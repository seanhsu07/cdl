==> flow/design.v <==
module controller(
		input wire clk,
		input wire n_rst,
		input wire dr,
		input wire lc,
		input wire overflow,
		output reg cnt_up,
		output reg clear,
		output wire modwait,
		output reg [2:0] op,
		output reg [3:0] src1,
		output reg [3:0] src2,
		output reg [3:0] dest,
		output reg err
		);
typedef enum bit [4:0] {Idle, Load1, Wait1, Load2, Wait2, Load3, Wait3, Load4, Store1, Zero1, Sort1, Sort2, Sort3, Sort4, Mul1, Sub1, Mul2, Add1, Mul3, Sub2, Mul4, Add2, Cntup, Eidle} states;
reg next_hold;
reg current_hold;
states current;
states next;
always_ff @ (posedge clk, negedge n_rst)
	begin
	if(!n_rst)
		begin
		current <= Idle;
		current_hold <= 0;
		end
	else
		begin
		current <= next;
		current_hold <= next_hold;
		end
	end
	assign modwait=current_hold;
always_comb
	begin
	cnt_up=0;
	err=0;
	next=current;
	next_hold=current_hold;
	clear=0;
	op=0;
	src1=0;
	src2=0;
	dest=0;
	case (current)
		Idle:
		begin
		if (lc)
			begin
			next=Load1;
			next_hold=1;
		end
		else if (dr)
			begin
			next=Store1;
			next_hold=1;
			end
		else
			begin
			next=Idle;
			next_hold=0;
			end
		err=0;
		cnt_up =0;
		op=3'b000;
		clear=0;
		end
		Load1:
		begin
		next=Wait1;
		next_hold=0;
		err=0;
		op=3'b011;
		cnt_up=0;
		clear=1;
		dest=1;
		end
		Wait1:
		begin
		if (lc)
			begin
			next=Load2;
			next_hold=1;
			end
		else
			begin
			next=Wait1;
			next_hold=0;
			end
		err=0;
		cnt_up=3'b000;
		clear=0;
		op=0;
		end
		Load2:
		begin
		next=Wait2;
		next_hold=0;
		clear=0;
		cnt_up =0;
		op=3'b011;
		err=0;
		dest=2;
		end
		Wait2:
		begin
		if (lc)
			begin
			next=Load3;
			next_hold=1;
			end
		else
			begin
			next=Wait2;
			next_hold=0;
			end
		err=0;
		clear=0;
		op=3'b000;
		cnt_up=0;
		end
		Load3:
		begin
		next=Wait3;
		next_hold=0;
		clear=0;
		cnt_up=0;
		err=0;
		op=3'b011;
		dest=3;
		end
		Wait3:
		begin
		if (lc)
			begin
			next=Load4;
			next_hold=1;
			end
		else
			begin
			next=Wait3;
			next_hold=0;
			end
		err=0;
		clear=0;
		op=3'b000;
		cnt_up=0;
		end
		Load4:
		begin
		next=Idle;
		op=3'b011;
		next_hold=0;
		clear=0;
		cnt_up=0;
		err=0;
		dest=4;
		end
		Store1:
		begin
		if (dr)
			begin
			next=Zero1;
			next_hold=1;
			end
		else
			begin
			next=Eidle;
			next_hold=0;
			end
		err=0;
		clear=0;
		op=3'b010;
		dest=5;
		cnt_up=0;
		end
		Zero1:
		begin
		next=Sort1;
		next_hold=1;
		op=3'b101;
		err  =0;
		src1=0;
		src2=0;
		dest=0;
		clear=0;
		cnt_up=0;
		end
		Sort1:
		begin
		next=Sort2;
		next_hold=1;
		op =3'b001;
		err=0;
		clear=0;
		cnt_up=0;
		dest=9;
		src1=8;
		end
		Sort2:
		begin
		next=Sort3;
		next_hold=1;
		err=0;
		clear=0;
		cnt_up=0;
		op =3'b001;
		dest=8;
		src1= 7;
		end
		Sort3:
		begin
		next=Sort4;
		next_hold=1;
		err=0;
		clear=0;
		cnt_up=0;
		op =3'b001;
		dest=7;
		src1= 6;
		end
		Sort4:
		begin
		next=Mul1;
		next_hold=1;
		err=0;
		clear=0;
		cnt_up=0;
		op =3'b001;
		dest=6;
		src1= 5;
		end
		Mul1:
		begin
		next=Sub1;
		next_hold=1;
		cnt_up=0;
		clear=0;
		err=0;
		op=3'b110;
		dest=10;
		src1=1;
		src2=6;
		end
		Sub1:
		begin
		if (overflow == 1)
			begin
			next_hold=0;
			next=Eidle;
			end
		else
			begin
			next=Mul2;
			next_hold=1;
			end
		cnt_up=0;
		clear=0;
		err=0;
		op=3'b101;
		dest=0;
		src1=0;
		src2=10;
		end
		Mul2:
		begin
		next=Add1;
		next_hold=1 ;
		op=3'b110;
		cnt_up=0;
		clear=0;
		dest=11;
		src1=2;
		src2=7;
		err=0;
		end
		Add1:
		begin
		if (overflow)
			begin
			next=Eidle;
			next_hold=0;
			end
		else
			begin
			next=Mul3;
			next_hold=1;
			end
		cnt_up=0;
		clear=0;
		op=3'b100;
		src1=0;
		src2=11;
		dest=0;
		err=0;
		end
		Mul3:
		begin
		next=Sub2;
		next_hold= 1;
		cnt_up=0;
		clear=0;
		err=0;
		op=3'b110;
		dest=12;
		src1=3;
		src2=8;
		end
		Sub2:
		begin
		if (overflow)
			begin
			next_hold=0;
			next=Eidle;
			end
		else
			begin
			next=Mul4 ;
			next_hold=1;
			end
		cnt_up=0;
		clear=0;
		err=0;
		op=3'b101;
		dest=0;
		src1=0;
		src2=12;
		end
		Mul4:
		begin
		next=Add2;
		next_hold=1;
		cnt_up=0;
		clear=0;
		err=0;
		op=3'b110;
		dest=13;
		src1=4;
		src2=9;
		end
		Add2:
		begin
		if (overflow)
			begin
			next=Eidle;
			next_hold=0;
			end
		else
			begin
			next=Cntup;
			next_hold=1;
			end
		cnt_up=0;
		clear=0;
		err=0;
		op=3'b100;
		dest=0;
		src1=0;
		src2=13;
		end
		Cntup:
		begin
		cnt_up= 1;
		next=Idle;
		next_hold=0;
		err=0;
		clear=0;
		op=3'b000;
		src1=0;
		src2=0;
		dest=0;
		end
		Eidle:
		begin
		if (dr)
			begin
			next=Store1;
			next_hold=1;
			end
		else
			begin
			next=Eidle;
			next_hold=0;
			end
		err=1;
		clear=0;
		op=3'b000;
		cnt_up=0;
		end
	endcase
	end
endmodule
* From RTL to reports: controller
The steps from the RTL of controller to its reports follow in flow order.
Line numbers count from 1 in the design file above.
Operators carry their Yosys type and port widths (W data, S select, Z words).
Library cell names are shortened.
A cell with -- has no value.
- Design top :: controller
- Clock port :: clk
- Cell library :: sky130hd
- Corner :: tt_025C_1v80

* After elaboration
Yosys after proc, flatten, opt, wreduce and memory -nomap, before mapping. Memory bits, and registers merged into a memory's read port (data or address), are not among the register bits. Print and check cells are not counted.
- Equality and inequality tests :: 23
- Muxes and demuxes :: 24
- Reduce/logical cells :: 14
** Operator list (count)
- $pmux W5 S23 :: 1
- $pmux W4 S8 :: 2
- $pmux W4 S13 :: 1
- $eq A5 B4 Y1 const B :: 8
- $eq A5 B5 Y1 const B :: 8
- $reduce_bool A23 Y1 :: 1
- $eq A5 B3 Y1 const B :: 4
- $pmux W3 S6 :: 1
- $reduce_or A4 Y1 :: 4
- $reduce_bool A12 Y1 :: 1
- $mux W1 :: 11
- $eq A5 B2 Y1 const B :: 2
- $mux W5 :: 2
- $reduce_or A9 Y1 :: 1
- $mux W4 :: 2
- $reduce_or A2 Y1 :: 3
- $reduce_or A3 Y1 :: 2
- $pmux W1 S6 :: 1
- $mux W3 :: 2
- $eq A5 B1 Y1 const B :: 1
- $logic_not A5 Y1 :: 1
- $reduce_or A5 Y1 :: 1
- $mux W2 :: 1
- Bits in registers :: 6
- Input port bits :: 5
- Output and inout bits :: 19
- Elaborated cells :: 63

* Depth
Yosys ltp: most cells in a row. Word level: on the elaborated netlist, between registers, memories and ports. Mapped: between sequential cells and ports; inverters and the memories' decode and read muxes count.
- Depth after elaboration :: 3
- ABC_AREA :: 0
- Depth in mapped cells :: 4
- Mapped depth without buffers :: 4

* Netlist
The flow's flattened synthesis, as Yosys stat reports it; memories are mapped. The netlist is that of the ABC_AREA named above (0 if unset); the other value can give another one.
** Cells by type
- dfrtp_1 :: count 24, total area 600.576 um^2
- nor2_1 :: count 9, total area 33.782 um^2
- and2_1 :: count 5, total area 31.28 um^2
- nor2b_1 :: count 5, total area 31.28 um^2
- dfstp_2 :: count 1, total area 26.275 um^2
- nand2_1 :: count 7, total area 26.275 um^2
- nor3_1 :: count 5, total area 25.024 um^2
- a21o_1 :: count 3, total area 22.522 um^2
- or4_2 :: count 2, total area 17.517 um^2
- nand3_1 :: count 3, total area 15.014 um^2
- o31ai_1 :: count 2, total area 15.014 um^2
- or3_2 :: count 2, total area 15.014 um^2
- or4_1 :: count 2, total area 15.014 um^2
- nor4_1 :: count 2, total area 12.512 um^2
- or3_1 :: count 2, total area 12.512 um^2
- or4_4 :: count 1, total area 11.261 um^2
- a21oi_1 :: count 2, total area 10.01 um^2
- a211o_1 :: count 1, total area 8.758 um^2
Other cell types: 7; their cells: 8.
- Mapped cells :: 86
- Cell area after synthesis :: 972.2 um^2
- Sequential part of the area :: 626.9 um^2
- Flip-flop cells :: 25
- Buffers :: 1

* Timing after synthesis
Source: OpenSTA report_checks on the synthesized netlist (no wires, ideal clock, input and output delay 20% of the period each), path of least setup slack; recovery checks are left aside. Register names are those of the netlist, which keeps one name where synthesis merged equal registers.
- Path type :: reg-to-output
- Start point :: reg current
- End point :: out dest[3]
- Period :: 2.97 ns
- External output delay :: 0.594 ns
- Time at the first pin :: 0.000 ns
- Arrival :: 1.384 ns
- Data required time :: 2.376 ns
- Slack :: 0.992 ns
- Path delay :: 1.384 ns
- Stages on the path :: 3
- Buffers on the path :: 0
- Synthesis period reached :: 1.978 ns
"path delay" = arrival - input delay + setup time.
At an output port there is no setup time.
"stages on the path" counts driving pins, that of a launching flip-flop among them; a cell with two outputs on the path counts twice.
"synthesis period reached" is the clock period less the worst setup slack; recovery checks do not enter. This is arithmetic on one report: input and output delays are still those of the set period (20% each).
Where an end lacks its bit number, it is one bit of the signal, or one of the new flip-flops if synthesis recoded a state register.
- Cell sequence :: dfrtp_1 or4_4 or3_2
** RTL lines, path post-synthesis
- start, declared :: line 19 : states current;
- start, assigned :: line 25 : current <= Idle;
- start, assigned :: line 30 : current <= next;
- end, declared :: line 13 : output reg [3:0] dest,
Chain of elaborated cells between the ends: none given.

==> runs of controller <==
controller through Yosys and OpenROAD on sky130hd: 2 stored runs, unordered, with their settings. The constraints put input and output delay at 20% of the set period each and load the outputs with 0.01 pF.

** Job 1
- Settings :: period_ns=1.19; CORE_UTILIZATION=57; PLACE_DENSITY_LB_ADDON=0.28; CORE_MARGIN=9; CELL_PAD_IN_SITES_DETAIL_PLACEMENT=1; ABC_AREA=0; CTS_CLUSTER_DIAMETER=87; CAP_MARGIN=20; SLEW_MARGIN=20
- Outcome :: stopped before the end: placement reported DPL-0033

** Job 2
- Settings :: period_ns=2.89; CORE_UTILIZATION=61; SETUP_SLACK_MARGIN=-0.01; CELL_PAD_IN_SITES_GLOBAL_PLACEMENT=1; TNS_END_PERCENT=15; ABC_AREA=1; CAP_MARGIN=15; SLEW_MARGIN=15; CORE_MARGIN=2
- Outcome :: stopped before the end: placement reported GPL-0301
